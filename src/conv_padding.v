==> flow/design.v <==
module  conv_padding(
        input                   sclk                    ,       
        input                   s_rst_n                 ,       
        input                   padding_start           ,       
        input           [ 1:0]  site_type               ,       
        input           [ 2:0]  feature_col_select      ,       
        input           [ 6:0]  feature_row             ,       
        input           [63:0]  buffer_rd_data          ,       
        output  reg             buffer_rd_en            ,       
        output  wire    [63:0]  padding_data            ,       
        output  wire            padding_data_vld        ,  
        output  wire            padding_finish          ,
        output  reg     [ 6:0]  row_cnt                 ,       
        output  reg     [ 8:0]  col_cnt                        
);
localparam      COL_418         =       'd418                   ;
localparam      COL_210         =       'd210                   ;
localparam      COL_106         =       'd106                   ;
localparam      COL_54          =       'd54                    ;
localparam      COL_28          =       'd28                    ;
localparam      COL_15          =       'd15                    ;
reg                             padding_work                    ;       
reg                             padding_work_r1                 ;       
reg     [ 8:0]                  col_cnt_reg                     ;
assign  padding_data            =       (buffer_rd_en == 1'b1) ? buffer_rd_data : 64'h0;
assign  padding_data_vld        =       padding_work;
assign  padding_finish          =       ~padding_work & padding_work_r1;
always  @(posedge sclk) begin
        padding_work_r1 <=      padding_work;
end 
always  @(posedge sclk) begin
        case(feature_col_select)
                0:      col_cnt_reg     <=      COL_418;
                1:      col_cnt_reg     <=      COL_210;
                2:      col_cnt_reg     <=      COL_106;
                3:      col_cnt_reg     <=      COL_54;
                4:      col_cnt_reg     <=      COL_28;
                5:      col_cnt_reg     <=      COL_15;
                default:col_cnt_reg     <=      COL_418;
        endcase
end
always  @(posedge sclk or negedge s_rst_n) begin
        if(s_rst_n == 1'b0)
                padding_work    <=      1'b0;
        else if(site_type == 'd1 && padding_work == 1'b1 && row_cnt >= feature_row && col_cnt >= (col_cnt_reg-1))
                padding_work    <=      1'b0;
		else if(site_type == 'd3 && padding_work == 1'b1 && row_cnt >= (feature_row+2) && col_cnt >= (col_cnt_reg-1))
                padding_work    <=      1'b0;
        else if(site_type[0] == 1'b0 && padding_work == 1'b1 && row_cnt >= (feature_row+1) && col_cnt >= (col_cnt_reg-1))
                padding_work    <=      1'b0;
        else if(padding_start == 1'b1)
                padding_work    <=      1'b1;
end
always  @(posedge sclk or negedge s_rst_n) begin
        if(s_rst_n == 1'b0)
                col_cnt <=      'd0;
        else if(padding_work == 1'b1 && col_cnt >= (col_cnt_reg-1))
                col_cnt <=      'd0;
        else if(padding_work == 1'b1)
                col_cnt <=      col_cnt + 1'b1;
end
always  @(posedge sclk or negedge s_rst_n) begin
        if(s_rst_n == 1'b0)
                row_cnt <=      'd0;
        else if(padding_work == 1'b0)
                row_cnt <=      'd0;
        else if(padding_work == 1'b1 && col_cnt >= (col_cnt_reg-1))
                row_cnt <=      row_cnt + 1'b1;
end
always  @(posedge sclk or negedge s_rst_n) begin
        if(s_rst_n == 1'b0)
                buffer_rd_en    <=      1'b0;
        else if(padding_work == 1'b1)
                case(site_type)
                        0:      if(row_cnt >= 'd1 && col_cnt >= 'd0 && col_cnt < (col_cnt_reg-2))
                                        buffer_rd_en    <=      1'b1;
                                else 
                                        buffer_rd_en    <=      1'b0;
                        1:      if(col_cnt >= 'd0 && col_cnt < (col_cnt_reg-2))
                                        buffer_rd_en    <=      1'b1;
                                else 
                                        buffer_rd_en    <=      1'b0;
                        2:      if(col_cnt >= 'd0 && col_cnt < (col_cnt_reg-2) && row_cnt <= feature_row)
                                        buffer_rd_en    <=      1'b1;
                                else 
                                        buffer_rd_en    <=      1'b0;
						3:      if(col_cnt >= 'd0 && col_cnt < (col_cnt_reg-2) && row_cnt >= 'd1 && row_cnt <= (feature_row+1))
                                        buffer_rd_en    <=      1'b1;
                                else 
                                        buffer_rd_en    <=      1'b0;
                        default:
                                buffer_rd_en    <=      1'b0;
                endcase
        else
                buffer_rd_en    <=      1'b0;
end
endmodule
Step by step through the tools: conv_padding
Tool output for the design above, in the order of the flow.
Line numbers count from 1 in the design file above.
Cell names lack the library's common part.
A cell with n/a has no value.
Inputs
  design top: conv_padding
  clock: sclk
  standard-cell library: sky130hd
  library corner: tt_025C_1v80

Word level
Source: Yosys, flattened and elaborated, memories not mapped. Widths are those after wreduce. Registers that Yosys merges into a memory's read port (data or address) are not register bits. Print and check cells do not count. Equal cells are merged and count once.
Storage and ports
  register bits: 28
  bits of input ports: 79
Operators by class
  add/subtract/negate cells: 6
  magnitude comparators: 9
  eq/ne operators: 9
  multiplexer cells: 16
  bitwise operators: 3
  reduce/logical cells: 19
Operators by type and width (count)
  two-way mux 64 bit: 1
  case mux 9 bit (select 5 bit): 1
  greater-or-equal comparator 7 x 32 -> 1 bit: 1
  greater-or-equal comparator 9 x 32 -> 1 bit: 1
  < comparator 9 x 32 -> 1 bit: 1
  two-way mux 9 bit: 2
  logical AND 1 bit: 16
  two-way mux 7 bit: 2
  subtractor 9 x 1 -> 10 bit with constant B: 1
  subtractor 9 x 2 -> 10 bit with constant B: 1
  adder 9 x 1 -> 9 bit with constant B: 1
  greater-or-equal comparator 9 x 1 -> 1 bit with constant B: 1
  two-way mux 1 bit: 9
  adder 7 x 1 -> 8 bit with constant B: 1
  adder 7 x 2 -> 8 bit with constant B: 1
  greater-or-equal comparator 7 x 8 -> 1 bit: 1
  <= comparator 7 x 8 -> 1 bit: 1
  adder 7 x 1 -> 7 bit with constant B: 1
  greater-or-equal comparator 7 x 1 -> 1 bit with constant B: 1
  greater-or-equal comparator 7 bit: 1
  <= comparator 7 bit: 1
  == test 3 x 2 -> 1 bit with constant B: 2
  == test 3 bit with constant B: 2
  == test 2 bit with constant B: 2
  nonzero test 4 bit: 1
  case mux 1 bit (select 4 bit): 1
  == test 3 x 1 -> 1 bit with constant B: 1
  NOT 1 bit: 2
Other operator kinds: 5; their cells: 5.

Logic depth
Depth = most cells in a row (Yosys ltp): at word level without a register or memory, in the mapped netlist without a sequential cell, where the memories' decode and read muxes count.
Logic depth
  depth in word-level cells: 8
  ABC_AREA: 0
  gate-level depth with buffers: 12
  mapped depth without buffers: 11

Mapped cells and area
Source: synth_stat.txt of the flow (Yosys; design flattened, memories mapped). It holds for the ABC_AREA given above (unset counts as 0); a run with the other value may have another netlist.
Cell types
  ha_1: count 46, total area 575.552 um^2
  dfrtp_1: count 18, total area 450.432 um^2
  and2_1: count 65, total area 406.64 um^2
  dfxtp_1: count 10, total area 200.192 um^2
  xnor2_1: count 18, total area 157.651 um^2
  a21oi_1: count 18, total area 90.086 um^2
  inv_1: count 24, total area 90.086 um^2
  nand3_1: count 16, total area 80.077 um^2
  nand2_1: count 20, total area 75.072 um^2
  xor2_1: count 8, total area 70.067 um^2
  o21ai_0: count 11, total area 55.053 um^2
  nor2_1: count 12, total area 45.043 um^2
  nor2b_1: count 7, total area 43.792 um^2
  nor4_1: count 6, total area 37.536 um^2
  o21a_1: count 5, total area 37.536 um^2
  nor3_1: count 7, total area 35.034 um^2
  clkbuf_1: count 9, total area 33.782 um^2
  nand2b_1: count 5, total area 31.28 um^2
Not listed: further types 36, cells in them 60.
Mapped netlist
  mapped cells: 365
  cell area after synthesis: 3021.6 um^2
  area of sequential cells: 650.6 um^2
  mapped flip-flops: 28
  buffer cells: 12

Timing after synthesis
Path of least setup slack by OpenSTA after synthesis, without wires, with an ideal clock, recovery checks aside; 20% of the period is set as input and as output delay. Where synthesis merged equal registers, the netlist keeps one of their names.
Timing path post-synthesis
  kind: reg2reg
  start point: register (name not given)
  end point: register col_cnt[3]
  clock period: 4.0 ns
  library setup time: 0.104 ns
  time at the first pin: 0.000 ns
  arrival time: 2.501 ns
  data required time: 3.896 ns
  setup slack: 1.396 ns
  delay of the path: 2.605 ns
  stages on the path: 13
  synthesis period reached: 2.604 ns
"delay of the path" = arrival - input delay + setup time.
"stages on the path" counts driving pins, that of a launching flip-flop among them; a cell with two outputs on the path counts twice.
"synthesis period reached" is the clock period less the worst setup slack; recovery checks do not enter. This is arithmetic on one report: input and output delays are still those of the set period (20% each).
At most two assigning lines are given for a register; there are more.
On the way, post-synthesis
  cells stage by stage: dfxtp_1 > inv_1 > ha_1 > nor3b_1 > nor2b_1 > xnor2_1 > ha_1 > a211oi_1 > o21ai_0 > a41oi_2 > buf_6 > nor2_4 > o41ai_2
Ends and longest elaborated chain, post-synthesis
  end, assigned: RTL line 56  | col_cnt <=      'd0;
  end, assigned: RTL line 60  | col_cnt <=      col_cnt + 1'b1;
  end, declared: RTL line 14  | output  reg     [ 8:0]  col_cnt
Chain of elaborated cells between the ends: none given.

Hand-over note for conv_padding

Below are 2 stored runs of the flow (Yosys, OpenROAD; platform sky130hd) on conv_padding, each with its settings, unordered. Constraints: input delay and output delay 20% of the set period each, output load 0.01 pF.

Flow files of record 1
==> flow/run.sh <==
#!/bin/bash
# the make line also repeats the synthesis and layout settings of config.mk as NAME=value (left out here)
make -C /OpenROAD-flow-scripts/flow DESIGN_CONFIG=/design/flow/config.mk WORK_HOME=/design/flow/orfs CLKGATE_MAP_FILE= finish
==> flow/config.mk <==
export PLATFORM = sky130hd
export DESIGN_NAME = conv_padding
export DESIGN_NICKNAME = conv_padding
export VERILOG_FILES = /design/flow/design.v
export SDC_FILE = /design/flow/constraint.sdc
export NUM_CORES = 4
export LEC_CHECK = 0
export CAP_MARGIN = 15
export CORE_MARGIN = 2
export CORE_UTILIZATION = 50
export CTS_CLUSTER_DIAMETER = 277
export CTS_CLUSTER_SIZE = 46
export GPL_ROUTABILITY_DRIVEN = 1
export MAX_ROUTING_LAYER = met4
export MIN_ROUTING_LAYER = met2
export PLACE_DENSITY_LB_ADDON = 0.04
export SETUP_SLACK_MARGIN = 0.59
export SLEW_MARGIN = 20
==> flow/constraint.sdc <==
create_clock -name core_clock -period 2.95 [get_ports {sclk}]
set_input_delay 0.5900 -clock core_clock [delete_from_list [all_inputs] [get_ports {sclk}]]
set_output_delay 0.5900 -clock core_clock [all_outputs]
set_load 0.01 [all_outputs]

report of record 1: did not finish, route, GRT-0116

Flow files of record 2
==> flow/run.sh <==
#!/bin/bash
# the make line also repeats the synthesis and layout settings of config.mk as NAME=value (left out here)
make -C /OpenROAD-flow-scripts/flow DESIGN_CONFIG=/design/flow/config.mk WORK_HOME=/design/flow/orfs CLKGATE_MAP_FILE= finish
==> flow/config.mk <==
export PLATFORM = sky130hd
export DESIGN_NAME = conv_padding
export DESIGN_NICKNAME = conv_padding
export VERILOG_FILES = /design/flow/design.v
export SDC_FILE = /design/flow/constraint.sdc
export NUM_CORES = 4
export LEC_CHECK = 0
export CAP_MARGIN = 20
export CELL_PAD_IN_SITES_DETAIL_PLACEMENT = 0
export CELL_PAD_IN_SITES_GLOBAL_PLACEMENT = 2
export CORE_MARGIN = 2
export CORE_UTILIZATION = 71
export CTS_CLUSTER_DIAMETER = 112
export GPL_ROUTABILITY_DRIVEN = 1
export HOLD_SLACK_MARGIN = -0.02
export PLACE_DENSITY = 0.7
export SLEW_MARGIN = 10
export TNS_END_PERCENT = 35
==> flow/constraint.sdc <==
create_clock -name core_clock -period 3.14 [get_ports {sclk}]
set_input_delay 0.6280 -clock core_clock [delete_from_list [all_inputs] [get_ports {sclk}]]
set_output_delay 0.6280 -clock core_clock [all_outputs]
set_load 0.01 [all_outputs]

report of record 2: did not finish, place, GPL-0301

End of note.
